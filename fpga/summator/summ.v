==> flow/design.v <==
module push
(
	input clk,
	input key0,
	output push
);
reg key_r;
reg key_rr;
always @(posedge clk)
begin
	key_r <= key0;
	key_rr <= key_r;
end
	assign push = ~key_rr & key_r;
endmodule
module summator
(
	input clk,
	input key0,
	input key1,
	input [15:0] SW,
	output [15:0] LEDR,
	output [8:0] LEDG
);
wire push0, push1;
reg [8:0] sum;
push
push_0
(
	.clk	(clk),
	.key0	(key0),
	.push	(push0)
);
push
push_1
(
	.clk	(clk),
	.key0	(key1),
	.push	(push1)
);
always @(posedge clk)
begin
	if (push1 & ~key0)
		sum <= SW[15:8] + SW[7:0];
	else if (~key0)
		sum <= 0;
end
assign LEDR[7:0] = SW[7:0];
assign LEDR[15:8] = SW[15:8];
assign LEDG[8:0] = sum[8:0];
endmodule
From RTL to reports: summator. What the tools print for summator, step after step. Line numbers count from 1 in the design file above. Operators carry their Yosys type and port widths (W data, S select, Z words). Library cell names are shortened. The mark -- stands for no value.

Top: summator. Clock port: clk. Standard-cell library: sky130hd. Library corner: tt_025C_1v80.

Word level. Counts by Yosys on the flattened word-level netlist (proc, flatten, opt, wreduce; memories kept). Register bits leave out memories and registers merged into their read ports (data or address). Print and check cells are left out. Cells with the same type and inputs are merged into one.

Under bits of input ports stands 19. Under cells after elaboration stands 11. The entry for flip-flop bits (word level) reads 11.

Bitwise operators: 4. For $add $sub $neg the number is 1. For eq/ne operators the number is 1. Muxes and demuxes: 2.

Operators by type and width (count): $mux W9 (2); $add A8 B8 Y9 (1); $and A1 B1 Y1 (2); $not A1 Y1 (2); $ne A2 B1 Y1 const B (1).

Depth. Longest topological path by Yosys (ltp), each cell counted once; first at word level (registers and memories cut), then after technology mapping (sequential cells cut; the memories' decode and read muxes count).

The figure for depth in word-level cells is 4. The figure for ABC_AREA is 1. Depth in mapped cells: 8. The entry for gate-level depth less buffers reads 8.

Mapped cells and area. Source: synth_stat.txt of the flow (Yosys; design flattened, memories mapped). It holds for the ABC_AREA given above (unset counts as 0); a run with the other value may have another netlist. The area totals of this step are shown rounded.

Cells by type: edfxtp_1 (count 9, total area 270.259 µm²); buf_4 (count 16, total area 120.115 µm²); ha_1 (count 8, total area 100.096 µm²); nand2_1 (count 18, total area 67.565 µm²); nor2_1 (count 14, total area 52.55 µm²); inv_1 (count 12, total area 45.043 µm²); dfxtp_1 (count 2, total area 40.038 µm²); a21oi_1 (count 7, total area 35.034 µm²); nand3_1 (count 5, total area 25.024 µm²); fa_1 (count 1, total area 20.019 µm²); nand3_2 (count 1, total area 10.01 µm²); and2_4 (count 1, total area 8.758 µm²); or2_4 (count 1, total area 8.758 µm²); nand3b_1 (count 1, total area 7.507 µm²); nor3b_1 (count 1, total area 7.507 µm²); o21a_1 (count 1, total area 7.507 µm²); nand2_2 (count 1, total area 6.256 µm²); or2_1 (count 1, total area 6.256 µm²); o21ai_0 (count 1, total area 5.005 µm²).

The figure for buffers is 16. The figure for cell area after synthesis is 843.3 µm². For flip-flop cells the number is 11. Under mapped cells stands 101.

Worst setup path after synthesis. Path of least setup slack by OpenSTA after synthesis, without wires, with an ideal clock, recovery checks aside; 20% of the period is set as input and as output delay. Where synthesis merged equal registers, the netlist keeps one of their names.

Path type: input port to flip-flop. From: input SW[0]. To: register sum[8]. The entry for path delay reads 1.251 ns. The entry for slack reads 0.684 ns. Library setup time: 0.254 ns. Under data required time stands 2.166 ns. Under driving pins on the path stands 7. Launch time at the first pin: 0.484 ns. Arrival: 1.481 ns. For clock period the number is 2.42 ns. Under synthesis period reached stands 1.736 ns.

"path delay" = arrival - input delay + setup time. "driving pins on the path": output pins that drive a net of the path, with the launching flip-flop's if there is one; two outputs of one cell count as two. "synthesis period reached" is the clock period less the worst setup slack; recovery checks do not enter. This is arithmetic on one report: input and output delays are still those of the set period (20% each). Between the ends stands the longest chain of elaborated cells between them, by number of cells; it is not shown to be the way that was timed. Of several equally long chains one is given. Each line given opens the expression or statement behind the cell; cells for indexed reads and writes are added by Yosys, which also makes memories of some case tables.

Cell sequence: ha_1 -> fa_1 -> nand2_1 -> nand2_1 -> nand3_2 -> nor2_1 -> o21a_1. Length of the longest elaborated chain: 2. Elaborated cells between the ends (all ways): 2. For source lines of those cells the number is 2. Those cells by class: add/sub (1); mux (1).

RTL lines, path after synthesis: start: declaration (RTL line 21) `input [15:0] SW,`; $add A8 B8 Y9 (RTL line 44) `sum <= SW[15:8] + SW[7:0];`; $mux W9 (RTL line 43) `if (push1 & ~key0)`; end: assignment (RTL line 44); end: assignment (RTL line 46) `sum <= 0;`; end: declaration (RTL line 26) `reg [8:0] sum;`.

Timing after layout. From the final timing report of run 2: the path of least setup slack in the routed layout; clock arrival at registers is part of the times.

Path type: input port to output port. From: input SW[9]. To: output LEDR[9]. Under driving pins on the path stands 2. For clock period the number is 2.94 ns. The figure for external output delay is 0.59 ns. Under data required time stands 2.35 ns. Arrival: 1.72 ns. The entry for slack reads 0.64 ns. Launch time at the first pin: 0.59 ns.

Cell sequence: clkdlybuf4s50_1 -> clkdlybuf4s50_1. Length of the longest elaborated chain: 0. Elaborated cells between the ends (all ways): 0. For source lines of those cells the number is 0.

RTL lines, path post-layout: start: declaration (RTL line 21) `input [15:0] SW,`; end: declaration (RTL line 22) `output [15:0] LEDR,`.

--- measured runs ---
Measured results for summator: 2 stored runs of the Yosys and OpenROAD flow on sky130hd. The settings differ; the order carries no meaning. The constraints put input and output delay at 20% of the set period each and load the outputs with 0.01 pF. By "reached clock period" is meant the clock period of the run minus its worst setup slack. This is arithmetic on one report: input and output delays are still those of the set period (20% each). "time used up by the worst setup path": the worst setup path's part of the clock period (all of it between registers, 20% less for each end at a port) less its slack. A launch clock that arrives late makes it longer, a capture clock that arrives late makes it shorter. By "total power after layout" is meant OpenSTA's value without simulated activity: inputs other than the clock are taken to toggle once in ten clock periods, and the tool carries that through the logic. Values from the reports are rounded here.

Run 1 has these settings: period_ns 3.55; CORE_UTILIZATION 36; PLACE_DENSITY_LB_ADDON 0.02; CORE_ASPECT_RATIO 1.38; CELL_PAD_IN_SITES_GLOBAL_PLACEMENT 3; GPL_TIMING_DRIVEN 1; CTS_CLUSTER_DIAMETER 371; MIN_ROUTING_LAYER met1; CAP_MARGIN 20; CORE_MARGIN 2; SLEW_MARGIN 20. Outcome: unfinished; error FLW-0024 in placement.

Run 2 has these settings: period_ns 2.94; CORE_UTILIZATION 55; PLACE_DENSITY_LB_ADDON 0.05; HOLD_SLACK_MARGIN 0.15; CORE_ASPECT_RATIO 0.71; CORE_MARGIN 2; CELL_PAD_IN_SITES_GLOBAL_PLACEMENT 0; ABC_AREA 1; CTS_CLUSTER_SIZE 77; CTS_CLUSTER_DIAMETER 356; SLEW_MARGIN 10; MAX_ROUTING_LAYER met5; CAP_MARGIN 20. The utilization of the finished layout comes to 87.5 %. The setup total negative slack stands at 0.000 ns. For the time used up by the worst setup path the run shows 1.13 ns. Critical path type: input port to output port. The mapped cell area after synthesis is 843.3 µm². The measured reached clock period is 2.303 ns. The standard-cell area after routing comes to 1204 µm². The total power after layout reads 425.8 uW. For the worst hold slack in the final report the run shows 0.354 ns. The smallest setup slack is 0.637 ns. The die area comes to 1867 µm².
--- end ---
